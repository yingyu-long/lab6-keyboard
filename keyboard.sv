==> flow/design.v <==
module keyboard(
    input  logic        clk,
    input  logic        KEY0,
    inout  wire [15:0]  ARDUINO_IO,
    output logic [9:0]  LEDR,
    output logic [6:0]  HEX5, HEX4, HEX3, HEX2, HEX1, HEX0
);
    logic reset;
    assign reset = ~KEY0;
    typedef enum logic [1:0] {ROW0=2'b00, ROW1=2'b01, ROW2=2'b10, ROW3=2'b11} state_t;
    state_t present_state, next_state;
    logic [3:0] row_scan;
    logic [3:0] row_db, col_db, keycode;
    logic valid, debounceOK;
    logic [23:0] key_store;
    kb_db #(.DELAY(16)) kb_debounce (
        .clk(clk),
        .rst(reset),
        .row_wires(ARDUINO_IO[7:4]),
        .col_wires(ARDUINO_IO[3:0]),
        .row_scan(row_scan),
        .row(row_db),
        .col(col_db),
        .valid(valid),
        .debounceOK(debounceOK)
    );
    always_ff @(posedge clk or posedge reset) begin
        if (reset)
            present_state <= ROW0;
        else
            present_state <= next_state;
    end
    always_comb begin
        next_state = present_state;
        case(present_state)
            ROW0: if (!valid) next_state = ROW1;
            ROW1: if (!valid) next_state = ROW2;
            ROW2: if (!valid) next_state = ROW3;
            ROW3: if (!valid) next_state = ROW0;
        endcase
        case(present_state)
            ROW0: row_scan = 4'b1110;
            ROW1: row_scan = 4'b1101;
            ROW2: row_scan = 4'b1011;
            ROW3: row_scan = 4'b0111;
            default: row_scan = 4'b1111;
        endcase
    end
    always_comb begin
        keycode = 4'h0;
        if (valid) begin
            case({row_db, col_db})
                8'b1110_1110: keycode = 4'h1;
                8'b1110_1101: keycode = 4'h2;
                8'b1110_1011: keycode = 4'h3;
                8'b1110_0111: keycode = 4'hA;
                8'b1101_1110: keycode = 4'h4;
                8'b1101_1101: keycode = 4'h5;
                8'b1101_1011: keycode = 4'h6;
                8'b1101_0111: keycode = 4'hB;
                8'b1011_1110: keycode = 4'h7;
                8'b1011_1101: keycode = 4'h8;
                8'b1011_1011: keycode = 4'h9;
                8'b1011_0111: keycode = 4'hC;
                8'b0111_1110: keycode = 4'hE;  
                8'b0111_1101: keycode = 4'h0;
                8'b0111_1011: keycode = 4'hF;  
                8'b0111_0111: keycode = 4'hD;
                default: keycode = 4'h0;
            endcase
        end
    end
    always_ff @(posedge clk or posedge reset) begin
        if (reset)
            key_store <= 24'b0;
        else if (valid)
            key_store <= {key_store[19:0], keycode};
    end
    assign HEX5 = key_store[23:20];
    assign HEX4 = key_store[19:16];
    assign HEX3 = key_store[15:12];
    assign HEX2 = key_store[11:8];
    assign HEX1 = key_store[7:4];
    assign HEX0 = key_store[3:0];
endmodule
module kb_db #( DELAY=16 ) (
			input logic clk,
			input logic rst,
			inout wire [3:0] row_wires,  
			inout wire [3:0] col_wires,  
			input logic [3:0] row_scan,
			output logic [3:0] row,
			output logic [3:0] col,
			output logic valid,
			output logic debounceOK);
			logic [3:0] col_F1, col_F2;
			logic [3:0] row_F1, row_F2;
			logic pressed, row_change, col_change;
			assign row_wires = row_scan;
			assign pressed = ~&( col_F2 );
			assign col_change = pressed ^ pressed_sync;
			assign row_change = |(row_scan ^ row_F1);
			logic [3:0] row_sync, col_sync;
			logic pressed_sync;
			always_ff @( posedge clk ) begin
				row_F1 <= row_scan; col_F1 <= col_wires;
				row_F2 <= row_F1; col_F2 <= col_F1;
				row_sync <= row_F2; col_sync <= col_F2;
				pressed_sync <= pressed;
			end
			always_ff @( posedge clk ) begin
				valid <= debounceOK & pressed_sync;
				if( debounceOK & pressed_sync ) begin
					row <= row_sync;
					col <= col_sync;
					end else begin
					row <= 0;
					col <= 0;
			end
	end
		logic [DELAY:0] counter;
		initial counter = 0;
		always_ff @( posedge clk ) begin
		if( rst | row_change | col_change ) begin
			counter <= 0;
		end else if( !debounceOK ) begin
			counter <= counter+1;
			end
		end
		assign debounceOK = counter[DELAY];
endmodule
Reports on keyboard
The steps from the RTL of keyboard to its reports follow in flow order. Lines are those of the file above, counted from 1. Operators carry their Yosys type and port widths (W data, S select, Z words). Cell names lack the library's common part. Not given: --

Top: keyboard. Clock input: clk. Library: sky130hd. Timing corner: tt_025C_1v80.

Word-level counts
Yosys after proc, flatten, opt, wreduce and memory -nomap, before mapping. Memory bits, and registers merged into a memory's read port (data or address), are not among the register bits. Print and check cells are not counted. Equal cells are merged and count once.

Flip-flop bits (word level): 77. The figure for input bits is 2. Under output and inout bits stands 68. Under elaborated cells stands 56.

The entry for add/subtract/negate cells reads 1. The figure for equality and inequality tests is 22. For mux-type cells the number is 8. Bitwise gates (word level): 6. Reductions and logical operators: 5.

Operators with widths (number): $eq A8 B8 Y1 const B (12); $pmux W4 S15 (1); $eq A8 B7 Y1 const B (3); $add A17 B1 Y17 const B (1); $mux W17 (1); $pmux W4 S4 (1); $ne A2 B2 Y1 const B (4); $reduce_and A4 Y1 (2); $pmux W2 S4 (1); $mux W2 (4); $eq A2 B2 Y1 const B (2); $xor A4 B4 Y4 (1); $reduce_or A4 Y1 (1); $or A1 B1 Y1 (2); $eq A2 B1 Y1 const B (1); $logic_not A2 Y1 (1); $and A1 B1 Y1 (1); $xor A1 B1 Y1 (1); $not A1 Y1 (1); $logic_not A1 Y1 (1).

Depth
Depth = most cells in a row (Yosys ltp): at word level without a register or memory, in the mapped netlist without a sequential cell, where the memories' decode and read muxes count.

Depth after elaboration: 6. For ABC_AREA the number is 0. The figure for mapped depth is 7.

Synthesis result
Yosys stat after the flow's synthesis: flattened, memories mapped to cells. It holds for the ABC_AREA given above (unset counts as 0); a run with the other value may have another netlist. Totals and module areas in this step are rounded.

Cell types (number): dfxtp_1 (51); dfrtp_1 (27); mux2_2 (23); buf_4 (30); xor2_1 (15); nor2_1 (27); and3_1 (10); nand4_1 (10); nand2_1 (14); nand4b_1 (5); xnor2_1 (5); a21oi_1 (7); buf_2 (7); buf_6 (3); and4_1 (3); dfstp_2 (1); o221ai_4 (1); nor3_1 (5).

Not listed: further types 33, cells in them 54.

The figure for cell count is 298. The entry for synthesis area reads 3290 um^2. Under sequential part of the area stands 1720 um^2. For flip-flop cells the number is 79. For buffer cells the number is 45.

By module: a second synthesis without flattening, with its own total; a netlist apart from the flattened one above.

The entry for cell total of the unflattened synthesis reads 305. For area (unflattened synthesis) the number is 3330 um^2.

Rows give one instance, submodules left out.

By module: keyboard (times used 1, cells 162, area 1720 um^2, sequential area 702 um^2); kb_db #(DELAY=16) (times used 1, cells 143, area 1620 um^2, sequential area 1020 um^2).

Timing after synthesis
OpenSTA on the mapped netlist: ideal clock, no wires. The path of least setup slack (recovery checks aside). Input and output delay are each 20% of the period. Register names are those of the netlist, which keeps one name where synthesis merged equal registers.

Path kind: register to register. Start point: reg (no name shown). End point: reg kb_debounce.counter[16]. The entry for clock period reads 1400 ps. Under setup time stands 65 ps. Under time at the first pin stands 0 ps. Arrival: 1418 ps. For data required time the number is 1335 ps. For setup slack the number is -83 ps. For path delay the number is 1483 ps. Under stages stands 7. Path buffers: 2. Synthesis period reached: 1483 ps.

"path delay" = arrival - input delay + setup time. "stages": output pins that drive a net of the path, with the launching flip-flop's if there is one; two outputs of one cell count as two. "synthesis period reached" = period - worst setup slack (recovery checks aside). The figure is calculated, with input and output delays left at 20% of the set period.

Cells stage by stage: dfrtp_1 buf_6 or3_4 nor2_4 o221ai_4 buf_6 nor2_1.

RTL lines, path post-synthesis: to (assign) (line 125) `counter <= 0;`; to (assign) (line 127) `counter <= counter+1;`; to (decl) (line 121) `logic [DELAY:0] counter;`.

No chain of elaborated cells between the ends is given. Nets of the timed path that keep an RTL name, with a line that drives or declares them; the list need not be complete.

Nets with RTL names, path post-synthesis: ARDUINO_IO[4] (line 41) `case(present_state)`.

Data sheet: physical implementation of keyboard

keyboard through Yosys and OpenROAD on sky130hd: 2 stored runs, unordered, with their settings. The constraints put input and output delay at 20% of the set period each and load the outputs with 0.01 pF.

Files of stored run 1:
==> flow/run.sh <==
#!/bin/bash
# the make line also repeats the synthesis and layout settings of config.mk as NAME=value (left out here)
make -C /OpenROAD-flow-scripts/flow DESIGN_CONFIG=/design/flow/config.mk WORK_HOME=/design/flow/orfs CLKGATE_MAP_FILE= finish
==> flow/config.mk <==
export PLATFORM = sky130hd
export DESIGN_NAME = keyboard
export DESIGN_NICKNAME = keyboard
export VERILOG_FILES = /design/flow/design.v
export SDC_FILE = /design/flow/constraint.sdc
export NUM_CORES = 4
export LEC_CHECK = 0
export CAP_MARGIN = 20
export CELL_PAD_IN_SITES_DETAIL_PLACEMENT = 1
export CORE_ASPECT_RATIO = 0.66
export CORE_MARGIN = 2
export CORE_UTILIZATION = 32
export CTS_CLUSTER_DIAMETER = 155
export PLACE_DENSITY = 0.81
export SETUP_SLACK_MARGIN = 0.23
export SLEW_MARGIN = 20
export TNS_END_PERCENT = 100
==> flow/constraint.sdc <==
create_clock -name core_clock -period 1.53 [get_ports {clk}]
set_input_delay 0.3060 -clock core_clock [delete_from_list [all_inputs] [get_ports {clk}]]
set_output_delay 0.3060 -clock core_clock [all_outputs]
set_load 0.01 [all_outputs]

Outcome of stored run 1: no final report: routing broke off with RSZ-0074.

Files of stored run 2:
==> flow/run.sh <==
#!/bin/bash
# the make line also repeats the synthesis and layout settings of config.mk as NAME=value (left out here)
make -C /OpenROAD-flow-scripts/flow DESIGN_CONFIG=/design/flow/config.mk WORK_HOME=/design/flow/orfs CLKGATE_MAP_FILE= finish
==> flow/config.mk <==
export PLATFORM = sky130hd
export DESIGN_NAME = keyboard
export DESIGN_NICKNAME = keyboard
export VERILOG_FILES = /design/flow/design.v
export SDC_FILE = /design/flow/constraint.sdc
export NUM_CORES = 4
export LEC_CHECK = 0
export ABC_AREA = 1
export CAP_MARGIN = 20
export CELL_PAD_IN_SITES_GLOBAL_PLACEMENT = 1
export CORE_ASPECT_RATIO = 1.62
export CORE_MARGIN = 2
export CORE_UTILIZATION = 51
export CTS_CLUSTER_SIZE = 75
export GPL_ROUTABILITY_DRIVEN = 0
export MAX_ROUTING_LAYER = met4
export PLACE_DENSITY = 0.85
export SLEW_MARGIN = 10
export TNS_END_PERCENT = 70
==> flow/constraint.sdc <==
create_clock -name core_clock -period 2.67 [get_ports {clk}]
set_input_delay 0.5340 -clock core_clock [delete_from_list [all_inputs] [get_ports {clk}]]
set_output_delay 0.5340 -clock core_clock [all_outputs]
set_load 0.01 [all_outputs]

Outcome of stored run 2: no final report: routing broke off with RSZ-0074.
